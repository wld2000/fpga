==> flow/design.v <==
module led(
    input               sys_clk  ,   
    input               sys_rst_n,   
    output  reg  [3:0]  led          
    );
reg [23:0] counter;
always @(posedge sys_clk or negedge sys_rst_n) begin
    if (!sys_rst_n)
        counter <= 24'd0;
    else if (counter < 24'd1000_0000)   
        counter <= counter + 1'b1;
    else
        counter <= 24'd0;
end
always @(posedge sys_clk or negedge sys_rst_n) begin
    if (!sys_rst_n)
        led <= 4'b0001;
    else if(counter == 24'd1000_0000) 
        led[3:0] <= {led[2:0],led[3]};
    else
        led <= led;
end
endmodule 
**From RTL to reports: led**

The steps from the RTL of led to its reports follow in flow order.
Lines are those of the file above, counted from 1.
Operators carry their Yosys type and port widths (W data, S select, Z words).
Cell names lack the library's common part.
The mark - stands for no value.

- Top: led
- Clock: sys_clk
- Library: sky130hd
- Corner: tt_025C_1v80

**After elaboration**

Counts by Yosys on the flattened word-level netlist (proc, flatten, opt, wreduce; memories kept). Register bits leave out memories and registers merged into their read ports (data or address); mux counts leave out enables and synchronous resets folded into registers. Print and check cells are left out. Cells with the same type and inputs are merged into one.

- Bits in registers: 28
- Bits of input ports: 2
- Output and inout port bits: 4
- Word-level cells: 6

- $add $sub $neg: 1
- $lt $le $gt $ge: 1
- Equal/unequal tests: 1
- Muxes and demuxes: 1

Operators with widths:

| kind | count |
|---|---|
| $add A24 B1 Y24 const B | 1 |
| $lt A24 B24 Y1 const B | 1 |
| $eq A24 B24 Y1 const B | 1 |
| $mux W24 | 1 |

**Logic depth**

Depth = most cells in a row (Yosys ltp): at word level without a register or memory, in the mapped netlist without a sequential cell, where the memories' decode and read muxes count.

- Depth in word-level cells: 2
- ABC_AREA: 0
- Depth in mapped cells: 6
- Mapped depth without buffers: 6

**Netlist**

The flow's flattened synthesis, as Yosys stat reports it; memories are mapped. The netlist is that of the ABC_AREA named above (0 if unset); the other value can give another one.
Totals and module areas in this step are rounded.

Cell types:

| cell type | count | area in all (sq um) |
|---|---|---|
| dfrtp_1 | 27 | 675.648 |
| xnor2_1 | 11 | 96.342 |
| nand4_1 | 11 | 68.816 |
| nor2_1 | 18 | 67.565 |
| mux2_2 | 4 | 45.043 |
| or4_1 | 5 | 37.536 |
| xor2_1 | 4 | 35.034 |
| nand2_1 | 9 | 33.782 |
| nor4_1 | 5 | 31.28 |
| or3_1 | 5 | 31.28 |
| a21oi_1 | 6 | 30.029 |
| clkbuf_1 | 8 | 30.029 |
| o21ai_0 | 6 | 30.029 |
| and4_1 | 3 | 26.275 |
| dfstp_2 | 1 | 26.275 |
| ha_1 | 2 | 25.024 |
| nand3_1 | 5 | 25.024 |
| nor3_1 | 5 | 25.024 |

Other cell types: 11; their cells: 19.

- Cells in the netlist: 154
- Synthesis area: 1500 sq um
- Sequential part of the area: 700 sq um
- Flip-flop cells: 28
- Buffer cells: 12

**Path before layout**

Path of least setup slack by OpenSTA after synthesis, without wires, with an ideal clock, recovery checks aside; 20% of the period is set as input and as output delay. Where synthesis merged equal registers, the netlist keeps one of their names.

- Path kind: reg2reg
- Start: reg counter[0]
- End: reg counter[20]
- Period: 2.3 ns
- Setup time: 0.078 ns
- Launch time at the first pin: 0.000 ns
- Arrival: 1.852 ns
- Required time: 2.222 ns
- Path slack: 0.370 ns
- Path delay: 1.930 ns
- Stages: 6
- Buffers on the path: 0
- Synthesis period reached: 1.93 ns

"path delay" is the arrival time less input delay plus setup time.
"stages": output pins that drive a net of the path, with the launching flip-flop's if there is one; two outputs of one cell count as two.
"synthesis period reached" = period - worst setup slack (recovery checks aside). The figure is calculated, with input and output delays left at 20% of the set period.
The rows between start and end are the longest chain of elaborated cells between them; the timing report does not say that the signal goes this way. Where chains are equally long, one stands for them.
Each line given opens the expression or statement behind the cell; cells for indexed reads and writes are added by Yosys, which also makes memories of some case tables.
At most two assigning lines are given for a register; there are more.

- Path through: dfrtp_1 -> ha_1 -> nand4_1 -> or4_1 -> or3_1 -> a21oi_1
- Length of the longest elaborated chain: 2
- Elaborated cells on any way between the ends: 3
- RTL lines with such cells: 2
- Classes of those cells: 1 x add/sub; 1 x compare; 1 x mux

Ends and longest elaborated chain, after synthesis:

| item | line | source |
|---|---|---|
| start: declaration | 6 | `reg [23:0] counter;` |
| start: assignment | 9 | `counter <= 24'd0;` |
| start: assignment | 11 | `counter <= counter + 1'b1;` |
| $add A24 B1 Y24 | 11 |  |
| $mux W24 | 10 | `else if (counter < 24'd1000_0000)` |
| end: assignment | 9 |  |
| end: assignment | 11 |  |
| end: declaration | 6 |  |

**Path in the finished layout**

Path of least setup slack in the final report of stored run 1 (OpenROAD, finished layout, wires in). Where an end is a register, its clock arrival counts in the times.

- Path kind: reg2reg
- Start: reg counter[17]
- End: reg counter[13]
- Period: 2.24 ns
- Setup time: 0.06 ns
- Launch time at the first pin: 0.35 ns
- Arrival: 2.28 ns
- Required time: 2.52 ns
- Path slack: 0.24 ns
- Stages: 8
- Buffers on the path: 3

The rows between start and end are the longest chain of elaborated cells between them; the timing report does not say that the signal goes this way. Where chains are equally long, one stands for them.
At most two assigning lines are given for a register; there are more.

- Path through: dfrtp_1 -> or4_4 -> buf_4 -> a211oi_4 -> a221oi_4 -> buf_6 -> buf_6 -> nor2_1
- Length of the longest elaborated chain: 2
- Elaborated cells on any way between the ends: 2
- RTL lines with such cells: 1
- Classes of those cells: 1 x compare; 1 x mux

Ends and longest elaborated chain, after layout:

| item | line | source |
|---|---|---|
| start: declaration | 6 | `reg [23:0] counter;` |
| start: assignment | 9 | `counter <= 24'd0;` |
| start: assignment | 11 | `counter <= counter + 1'b1;` |
| $lt A24 B24 Y1 | 10 | `else if (counter < 24'd1000_0000)` |
| $mux W24 | 10 |  |
| end: assignment | 9 |  |
| end: assignment | 11 |  |
| end: declaration | 6 |  |

Measured results for led: 2 stored runs of the Yosys and OpenROAD flow on sky130hd. The settings differ; the order carries no meaning. The constraints put input and output delay at 20% of the set period each and load the outputs with 0.01 pF.
"worst path time": the worst setup path's part of the clock period (all of it between registers, 20% less for each end at a port) less its slack. A launch clock that arrives late makes it longer, a capture clock that arrives late makes it shorter.
"total power of the final layout" is the tool's figure for a default switching activity; nothing was simulated.
Values from the reports are rounded here.

### Stored run 1

Settings: `period_ns=2.24`, `CORE_UTILIZATION=65`, `SETUP_SLACK_MARGIN=0.65`, `PLACE_DENSITY_LB_ADDON=0.23`, `ABC_AREA=0`, `GPL_TIMING_DRIVEN=1`, `CTS_CLUSTER_SIZE=73`, `CTS_CLUSTER_DIAMETER=88`, `CAP_MARGIN=15`, `MIN_ROUTING_LAYER=met2`, `CORE_MARGIN=2`, `SLEW_MARGIN=20`

- Setup TNS: 0.000 ns
- Die outline area: 2700 sq um
- Total power of the final layout: 860 µW
- Worst path time: 2.00 ns
- Worst path kind: reg2reg
- Synthesized cell area: 1500 sq um
- Standard-cell area of the final layout: 2000 sq um
- Utilization of the finished layout: 91 %
- Setup slack of the worst path: 0.24 ns

### Stored run 2

Settings: `period_ns=1.79`, `CORE_UTILIZATION=36`, `SETUP_SLACK_MARGIN=0.47`, `PLACE_DENSITY=0.46`, `CORE_MARGIN=4`, `CELL_PAD_IN_SITES_GLOBAL_PLACEMENT=1`, `CELL_PAD_IN_SITES_DETAIL_PLACEMENT=0`, `GPL_ROUTABILITY_DRIVEN=1`, `CAP_MARGIN=20`, `SLEW_MARGIN=20`

- Worst path time: 1.90 ns
- Worst path kind: reg2reg
- Setup slack of the worst path: -0.11 ns
- Die outline area: 5200 sq um
- Synthesized cell area: 1500 sq um
- Utilization of the finished layout: 52 %
- Setup TNS: -0.32 ns
- Standard-cell area of the final layout: 2000 sq um
- Total power of the final layout: 1100 µW
